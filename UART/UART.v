==> flow/design.v <==
module SYNC_FIFO_RX(wclk,rclk,wrst,rrst,wr_data,rd_data,wr_full,rd_empty,wr_en,rd_en,SLVSTRB,UART_LOAD_READY,PSEL_UART);
input wclk,rclk,wrst,rrst,wr_en,rd_en,PSEL_UART;
input[1:0] SLVSTRB;
input[31:0] wr_data;
output wr_full,rd_empty;
output reg UART_LOAD_READY;
output reg[31:0] rd_data;
reg[3:0] rptr,wptr;
reg[31:0] sync_fifo_rx[7:0];
always @(posedge wclk or posedge wrst) begin
	if (wrst) begin
		wptr<=0;
	end
	else if (~wr_full&wr_en) begin
		sync_fifo_rx[wptr]<=wr_data;
		wptr<=wptr+1;
	end
end
always @(posedge rclk or posedge rrst) begin
        UART_LOAD_READY<=0;
	if (rrst) begin
        rptr<=0;
        UART_LOAD_READY<=0;
	end
	else if(PSEL_UART) begin
	 if (~rd_empty&rd_en) begin
        case(SLVSTRB)
        2'b01: rd_data<={{24{1'b0}},sync_fifo_rx[rptr][7:0]};
        2'b10: rd_data<={{16{1'b0}},sync_fifo_rx[rptr][15:0]};
		default: rd_data<=sync_fifo_rx[rptr];
		endcase
		rptr<=rptr+1;
		UART_LOAD_READY<=1;
	end
	end
end
assign rd_empty = (wptr==rptr)?1:0;
assign wr_full = ({~wptr[3],wptr[2:0]}===rptr)?1:0;
endmodule
module SYNC_FIFO_TX(wclk,rclk,wrst,rrst,SLVDATA,SLVADDR,TX_IN_DATA,wr_full,rd_empty,SLVWRITE,SLVSTRB,tx_busy,start_tx,UART_READY,PSEL_UART,SLVstore_done,store_finished);
input wclk,rclk,wrst,rrst,SLVWRITE,PSEL_UART,tx_busy,SLVstore_done;
input[1:0] SLVSTRB;
input[31:0] SLVDATA,SLVADDR;
output wr_full,rd_empty,store_finished;
output reg UART_READY,start_tx;
output reg[31:0] TX_IN_DATA;
reg[3:0] rptr,wptr;
reg[31:0] sync_fifo_tx[7:0];
always @(posedge wclk or posedge wrst) begin
    UART_READY<=0;
    start_tx<=1;
	if (wrst) begin
		wptr<=0;
		UART_READY<=0;
		start_tx<=1;
	end
	else if (~wr_full&SLVWRITE&PSEL_UART&(SLVADDR[3:0]==4)) begin
	    case(SLVSTRB)
	    2'b01: sync_fifo_tx[wptr]<={{24{1'b0}},SLVDATA[7:0]};
	    2'b10: sync_fifo_tx[wptr]<={{16{1'b0}},SLVDATA[15:0]};
		default: sync_fifo_tx[wptr]<=SLVDATA;
		endcase
		wptr<=wptr+1;
		UART_READY<=1;
	end
end
always @(posedge rclk or posedge rrst) begin
       start_tx<=1;
	if (rrst) begin
        rptr<=0;
        start_tx<=1;
	end
	else if (~tx_busy&~rd_empty) begin
           TX_IN_DATA<=sync_fifo_tx[rptr];
		   rptr<=rptr+1;
		   start_tx<=0;
	end
	end
assign rd_empty = (wptr==rptr)?1:0;
assign wr_full = ({~wptr[3],wptr[2:0]}===rptr)?1:0;
assign store_finished = SLVstore_done?1:0;
endmodule
module UART #(
    parameter WIDTH = 32    
)(
    input[WIDTH-1:0] PADDR,PWDATA,
    input[1:0] PSTRB,
    input PSEL_UART,PWRITE,Rd_en,RX_IN,Pstore_done,          
    input  clk,                  
    input  rst,                 
    output [WIDTH-1:0] PRDATA,  
    output rd_empty_rx,
    output  UART_READY,store_finished,
    output UART_LOAD_READY,
    output TX_OUT,
    output[31:0] UART_Regs_out      
);
    wire tx_busy,data_valid,start_tx,rd_empty_tx;         
    wire wr_full_tx,wr_full_rx;   
    wire [WIDTH-1:0] P_DATA_RX,TX_IN_DATA;   
    reg wr_en_reg_rx,wr_en_reg_tx;    
    reg rd_en_reg;                 
    reg data_valid_d,pwrite_d,pwrite_d2; 
    reg Rd_en_prev;             
   always @(posedge clk or posedge rst) begin
    if (rst) begin
        pwrite_d <= 1'b0;
        wr_en_reg_tx <= 1'b0;
        pwrite_d2 <= 1'b0;
    end else begin
        pwrite_d <= PWRITE;   
        pwrite_d2 <= pwrite_d;
        if (pwrite_d && !pwrite_d2)
            wr_en_reg_tx <= 1'b1;
        else
            wr_en_reg_tx <= 1'b0;   
    end
end
   SYNC_FIFO_TX fifo_tx (
        .wclk(clk),
        .rclk(clk),
        .wrst(rst),
        .rrst(rst),
        .SLVDATA(PWDATA),
        .SLVADDR(PADDR),
        .TX_IN_DATA(TX_IN_DATA),   
        .wr_full(wr_full_tx),  
        .rd_empty(rd_empty_tx),  
        .SLVWRITE(wr_en_reg_tx^pwrite_d),
        .SLVSTRB(PSTRB),
        .tx_busy(tx_busy),
        .start_tx(start_tx),
        .UART_READY(UART_READY),
        .PSEL_UART(PSEL_UART),
        .SLVstore_done(Pstore_done),
        .store_finished(store_finished)
    );
    UART_TX #(.WIDTH(WIDTH)) tx (
        .P_DATA(TX_IN_DATA),         
        .start_bit(start_tx),        
        .clk(clk),                   
        .rst(rst),                   
        .tx_out(TX_OUT),            
        .busy(tx_busy)               
    );
    SYNC_FIFO_RX fifo_rx (
        .wclk(clk),
        .rclk(clk),
        .wrst(rst),
        .rrst(rst),
        .wr_data(P_DATA_RX),   
        .rd_data(PRDATA),     
        .wr_full(wr_full_rx),     
        .rd_empty(rd_empty_rx),   
        .wr_en(wr_en_reg_rx),     
        .rd_en(Rd_en),         
        .SLVSTRB(PSTRB),
        .UART_LOAD_READY(UART_LOAD_READY),
        .PSEL_UART(PSEL_UART)
    );
    UART_RX #(.WIDTH(WIDTH)) rx (
        .RX_IN(TX_OUT),               
        .clk(clk),                   
        .rst(rst),
        .data_valid(data_valid),     
        .P_DATA(P_DATA_RX)          
    );
    always @(posedge clk or posedge rst) begin
        if (rst) begin 
            wr_en_reg_rx <= 0;
            data_valid_d <= 0;
        end else begin
            data_valid_d <= data_valid;   
            if (data_valid && ~data_valid_d && ~wr_full_rx) begin
                wr_en_reg_rx <= 1;   
            end else begin
                wr_en_reg_rx <= 0;   
            end
        end
    end
     UART_Regs reg_file(
         .clk(clk),
         .rst(rst),
         .PADDR(PADDR[3:0]),
         .UART_READY(UART_READY),
         .UART_LOAD_READY(UART_LOAD_READY),
         .store_finished(store_finished),
         .rd_empty_tx(rd_empty_tx),
         .tx_busy(tx_busy),
         .data_valid(data_valid),
         .start_tx(start_tx),
         .rd_empty_rx(rd_empty_rx),
         .wr_full_tx(wr_full_tx),
         .wr_full_rx(wr_full_rx),
         .wr_en_tx(wr_en_reg_tx),
         .wr_en_rx(wr_en_reg_rx),
         .OUT_REG(UART_Regs_out)
        );
endmodule
module UART_RX #(
    parameter WIDTH = 32    
)(
    input RX_IN,            
    input clk,              
    input rst,              
    output reg [WIDTH-1:0] P_DATA,   
    output reg data_valid   
);
    reg [5:0] bit_counter;      
    reg [WIDTH-1:0] shift_reg;  
    reg receiving;              
    always @(posedge clk or posedge rst) begin
        if (rst) begin
            bit_counter <= 0;
            shift_reg <= 0;
            receiving <= 0;
            P_DATA <= 0;
            data_valid <= 0;    
        end else begin
            if (!receiving && RX_IN == 0) begin
                receiving <= 1;
                bit_counter <= 0;
                data_valid <= 0;    
            end else if (receiving) begin
                shift_reg <= {RX_IN, shift_reg[WIDTH-1:1]};
                bit_counter <= bit_counter + 1;
                if (bit_counter == WIDTH) begin
                    P_DATA <= shift_reg;
                    receiving <= 0;   
                    data_valid <= 1;  
                end
            end else begin
                data_valid <= 0;
            end
        end
    end
endmodule
module UART_Regs(
    input clk,rst,
    input[3:0] PADDR,
    input UART_READY,UART_LOAD_READY,store_finished,rd_empty_tx,tx_busy,data_valid,start_tx,rd_empty_rx,wr_full_tx,wr_full_rx,
    input wr_en_tx,wr_en_rx,rd_en_rx,
    output[31:0] OUT_REG
	);
    reg[1:0] uart_regs[31:0];
  always @(posedge clk or posedge rst) begin
  	if (rst) begin
         uart_regs[0]<=0;
         uart_regs[1]<=0;  		
  	end
  	else begin
  		uart_regs[0]<={UART_READY,UART_LOAD_READY,store_finished,rd_empty_tx,tx_busy,data_valid,start_tx,rd_empty_rx,wr_full_tx,wr_full_rx,
  			wr_en_tx,wr_en_rx,rd_en_rx};
  	end
  end
  assign OUT_REG =(PADDR==8)?uart_regs[0]:(PADDR==12)?uart_regs[1]:0;
  endmodule 
module UART_TX #(
    parameter WIDTH = 32   
)(
    input  [WIDTH-1:0] P_DATA,  
    input  start_bit,            
    input  clk,                  
    input  rst,                  
    output reg tx_out,          
    output reg busy              
);
    reg [WIDTH-1:0] shift_reg;    
    reg [5:0] bit_counter;        
    reg transmitting;             
    always @(posedge clk or posedge rst) begin
        if (rst) begin
            tx_out <= 1'b1;           
            busy <= 1'b0;             
            bit_counter <= 0;         
            transmitting <= 1'b0;     
        end
        else if (!start_bit && !busy) begin
            tx_out <= 1'b0;           
            shift_reg <= P_DATA;       
            busy <= 1'b1;             
            transmitting <= 1'b1;     
            bit_counter <= 0;         
        end
        else if (transmitting) begin
            if (bit_counter < WIDTH) begin
                tx_out <= shift_reg[0];    
                shift_reg <= shift_reg >> 1;  
                bit_counter <= bit_counter + 1;
            end
            else if (bit_counter == WIDTH) begin
                tx_out <= 1'b1;        
                bit_counter <= bit_counter + 1;
            end
            else if (bit_counter > WIDTH) begin
                busy <= 1'b0;          
                transmitting <= 1'b0;  
            end
        end
    end
endmodule
**From RTL to reports: UART**

Tool output for the design above, in the order of the flow.
Lines are those of the file above, counted from 1.
Operators carry their Yosys type and port widths (W data, S select, Z words).
Cell names lack the library's common part.
A cell with - has no value.

- Top module: UART
- Clock: clk
- Standard-cell library: sky130hd
- Library corner: tt_025C_1v80

**After elaboration**

Counts by Yosys on the flattened word-level netlist (proc, flatten, opt, wreduce). Print and check cells are left out. Cells with the same type and inputs are merged into one.

- Add/sub/neg operators: 6
- $lt $le $gt $ge: 2
- Equality and inequality tests: 25
- Mux-type cells: 37
- Bitwise operators: 20
- Reduce/logical cells: 25

Operators by type and width:

| operator | number |
|---|---|
| $pmux W32 S8 | 1 |
| $pmux W32 S2 | 1 |
| $mux W32 | 2 |
| $reduce_and A3 Y1 | 11 |
| $mux W6 | 5 |
| $mux W1 | 27 |
| $eq A3 B3 Y1 const B | 8 |
| $add A4 B1 Y4 const B | 4 |
| $not A1 Y1 | 13 |
| $eq A3 B2 Y1 const B | 4 |
| $add A6 B1 Y6 const B | 2 |
| $eq A6 B6 Y1 const B | 2 |
| $eq A4 B4 Y1 | 2 |
| $eqx A4 B4 Y1 | 2 |
| $and A1 B1 Y1 | 6 |
| $reduce_and A2 Y1 | 3 |
| $eq A3 B1 Y1 const B | 2 |
| $logic_not A3 Y1 | 2 |
| $gt A6 B6 Y1 const B | 1 |
| $lt A6 B6 Y1 const B | 1 |
| $logic_and A1 B1 Y1 | 4 |
| $eq A4 B3 Y1 const B | 1 |
| $eq A4 B4 Y1 const B | 1 |
| $reduce_and A4 Y1 | 1 |
| $ne A3 B3 Y1 const B | 1 |
| $reduce_bool A3 Y1 | 1 |
| $logic_not A1 Y1 | 2 |
| $eq A2 B1 Y1 const B | 1 |

Other operator kinds: 4; their cells: 4.

- Flip-flop bits (word level): 426
- Input bits: 73
- Elaborated cells: 146

**Depth**

Yosys ltp: most cells in a row. Word level: on the elaborated netlist, between registers, memories and ports. Mapped: between sequential cells and ports; inverters and the memories' decode and read muxes count.

- Depth after elaboration: 8
- ABC_AREA: 0
- Mapped depth: 10

**Synthesis result**

Yosys stat after the flow's synthesis: flattened, memories mapped to cells. It holds for the ABC_AREA given above (unset counts as 0); a run with the other value may have another netlist.
Totals and module areas in this step are rounded.

- Cell count: 895
- Mapped area: 15000 um^2
- Flip-flop cells: 392
- Buffer cells: 82

Cells by type:

| cell type | number |
|---|---|
| edfxtp_1 | 288 |
| dfrtp_1 | 103 |
| mux2_2 | 56 |
| mux2_4 | 28 |
| a222oi_1 | 30 |
| a221oi_1 | 32 |
| buf_4 | 34 |
| ha_1 | 19 |
| o21ai_0 | 37 |
| xnor2_1 | 17 |
| clkbuf_1 | 31 |
| a211oi_1 | 15 |
| a22oi_1 | 14 |
| nand2b_1 | 15 |
| a21oi_1 | 17 |
| a21o_1 | 11 |
| nand2_1 | 22 |
| o211a_1 | 8 |

Other cell types: 38; their cells: 118.
By module: a second synthesis without flattening, with its own total; a netlist apart from the flattened one above.

- Cell total of the unflattened synthesis: 1649
- Area total of the unflattened synthesis: 28000 um^2

Each row is one instance without its submodules.

Modules:

| module | instances | cells | area (um^2) | seq. area (um^2) |
|---|---|---|---|---|
| SYNC_FIFO_TX | 1 | 630 | 11000 | 8900 |
| SYNC_FIFO_RX | 1 | 620 | 11000 | 8900 |
| UART_RX #(WIDTH=32) | 1 | 168 | 2900 | 1800 |
| UART_TX #(WIDTH=32) | 1 | 185 | 1900 | 1200 |
| UART_Regs | 1 | 37 | 310 | 50 |
| UART | 1 | 9 | 150 | 130 |

**Worst setup path after synthesis**

Path of least setup slack by OpenSTA after synthesis, without wires, with an ideal clock, recovery checks aside; 20% of the period is set as input and as output delay. Where synthesis merged equal registers, the netlist keeps one of their names.

- Path type: register to register
- From: register fifo_rx.rptr[2]
- To: register fifo_rx.rd_data[0]
- Clock period: 3.94 ns
- Setup time: 0.461 ns
- Launch time at the first pin: 0.000 ns
- Arrival time: 3.224 ns
- Data required time: 3.479 ns
- Slack: 0.254 ns
- Delay of the path: 3.685 ns
- Driving pins on the path: 6
- Path buffers: 1
- Synthesis period reached: 3.686 ns

"delay of the path" is the arrival time less input delay plus setup time.
"driving pins on the path" counts driving pins, that of a launching flip-flop among them; a cell with two outputs on the path counts twice.
"synthesis period reached" is the clock period less the worst setup slack; recovery checks do not enter. This is arithmetic on one report: input and output delays are still those of the set period (20% each).
The rows between start and end are the longest chain of elaborated cells between them; the timing report does not say that the signal goes this way. Where chains are equally long, one stands for them.
Each line given opens the expression or statement behind the cell; cells for indexed reads and writes are added by Yosys, which also makes memories of some case tables.
At most two assigning lines are given for a register; there are more.
The path ends at the enable pin of a flip-flop; only ways to that pin are counted.

- Cell sequence: dfrtp_1 > buf_2 > xnor2_1 > nand3_1 > nor2_1 > nor3_1
- Cells in the longest elaborated chain: 5
- Elaborated cells between the ends (all ways): 5
- Source lines of those cells: 2
- Classes of those cells: 1 x eq/ne; 1 x mux; 2 x logic; 1 x reduce/logical

Ends and longest elaborated chain, post-synthesis:

| element | line | RTL |
|---|---|---|
| start, declared | 8 | `reg[3:0] rptr,wptr;` |
| start, assigned | 22 | `rptr<=0;` |
| start, assigned | 32 | `rptr<=rptr+1;` |
| $eq A4 B4 Y1 | 37 | `assign rd_empty = (wptr==rptr)?1:0;` |
| $mux W1 | 37 |  |
| $not A1 Y1 | 26 | `if (~rd_empty&rd_en) begin` |
| $and A1 B1 Y1 | 26 |  |
| $reduce_and A3 Y1 | - |  |
| end, assigned | 28 | `2'b01: rd_data<={{24{1'b0}},sync_fifo_rx[rptr][7:0]};` |
| end, assigned | 29 | `2'b10: rd_data<={{16{1'b0}},sync_fifo_rx[rptr][15:0]};` |
| end, declared | 7 | `output reg[31:0] rd_data;` |

Some nets on the timed path still bear RTL names; the line given drives or declares the net.

Named nets, post-synthesis:

| signal | line |
|---|---|
| rd_empty_rx | 37 |

**Timing after layout**

Path of least setup slack in the final report of job 1 (OpenROAD, finished layout, wires in). Where an end is a register, its clock arrival counts in the times.

- Path type: register to register
- From: register fifo_rx.rptr[1]
- To: register fifo_rx.rd_data[7]
- Clock period: 4.21 ns
- Setup time: 0.27 ns
- Launch time at the first pin: 0.54 ns
- Arrival time: 3.49 ns
- Data required time: 4.48 ns
- Slack: 0.99 ns
- Driving pins on the path: 8
- Path buffers: 2

The rows between start and end are the longest chain of elaborated cells between them; the timing report does not say that the signal goes this way. Where chains are equally long, one stands for them.
At most two assigning lines are given for a register; there are more.
The path ends at the data pin of a flip-flop with enable; ways to the enable are not counted.

- Cell sequence: dfrtp_1 > inv_1 > ha_2 > nor2_1 > buf_4 > nand2_1 > buf_4 > o22a_1
- Cells in the longest elaborated chain: 3
- Elaborated cells between the ends (all ways): 10
- Classes of those cells: 7 x eq/ne; 2 x mux; 1 x reduce/logical

Ends and longest elaborated chain, after layout:

| element | line | RTL |
|---|---|---|
| start, declared | 8 | `reg[3:0] rptr,wptr;` |
| start, assigned | 22 | `rptr<=0;` |
| start, assigned | 32 | `rptr<=rptr+1;` |
| $eq A3 B3 Y1 | 28 | `2'b01: rd_data<={{24{1'b0}},sync_fifo_rx[rptr][7:0]};` |
| $pmux W32 S8 | 28 |  |
| $pmux W32 S2 | 27 | `case(SLVSTRB)` |
| end, assigned | 28 |  |
| end, assigned | 29 | `2'b10: rd_data<={{16{1'b0}},sync_fifo_rx[rptr][15:0]};` |
| end, declared | 7 | `output reg[31:0] rd_data;` |

Hand-over note for UART

Settings and measured results of 2 stored flow runs for module UART (sky130hd), not sorted in any way. The constraints put input and output delay at 20% of the set period each and load the outputs with 0.01 pF.
"achieved period" is the run's clock period less its worst setup slack. It is reckoned from that one timing run; input and output delays stay at 20% of the period that was set.
"worst setup path time" means the part of the period allowed to the worst setup path (the constraints hold back 20% at inputs and 20% at outputs) less its slack; where the path has registers, the arrival times of their clocks count too.
The results are shown rounded.
Among the settings, n/a means not set for that run.
Among the results, n/a means that no value is shown for the run.

| setting or result | job 1 | job 2 |
|---|---|---|
| period_ns | 4.21 | 2.42 |
| CORE_UTILIZATION | 26 | 69 |
| CAP_MARGIN | 20 | 35 |
| CORE_MARGIN | 2 | 2 |
| SLEW_MARGIN | 20 | 5 |
| PLACE_DENSITY | n/a | 0.81 |
| CELL_PAD_IN_SITES_GLOBAL_PLACEMENT | n/a | 3 |
| GPL_ROUTABILITY_DRIVEN | n/a | 1 |
| CTS_CLUSTER_SIZE | n/a | 51 |
| CTS_CLUSTER_DIAMETER | n/a | 279 |
| MIN_ROUTING_LAYER | n/a | met2 |
| synthesized cell area (um^2) | 15000 | n/a |
| full die area (um^2) | 61000 | n/a |
| utilization in the final report (%) | 31 | n/a |
| setup slack of the worst path (ns) | 0.99 | n/a |
| smallest hold slack (ns) | 0.40 | n/a |
| achieved period (ns) | 3.223 | n/a |
| worst setup path time (ns) | 3.22 | n/a |
| type of the worst setup path | register to register | n/a |

Job 2: no final report: placement broke off with GPL-0301

End of note.
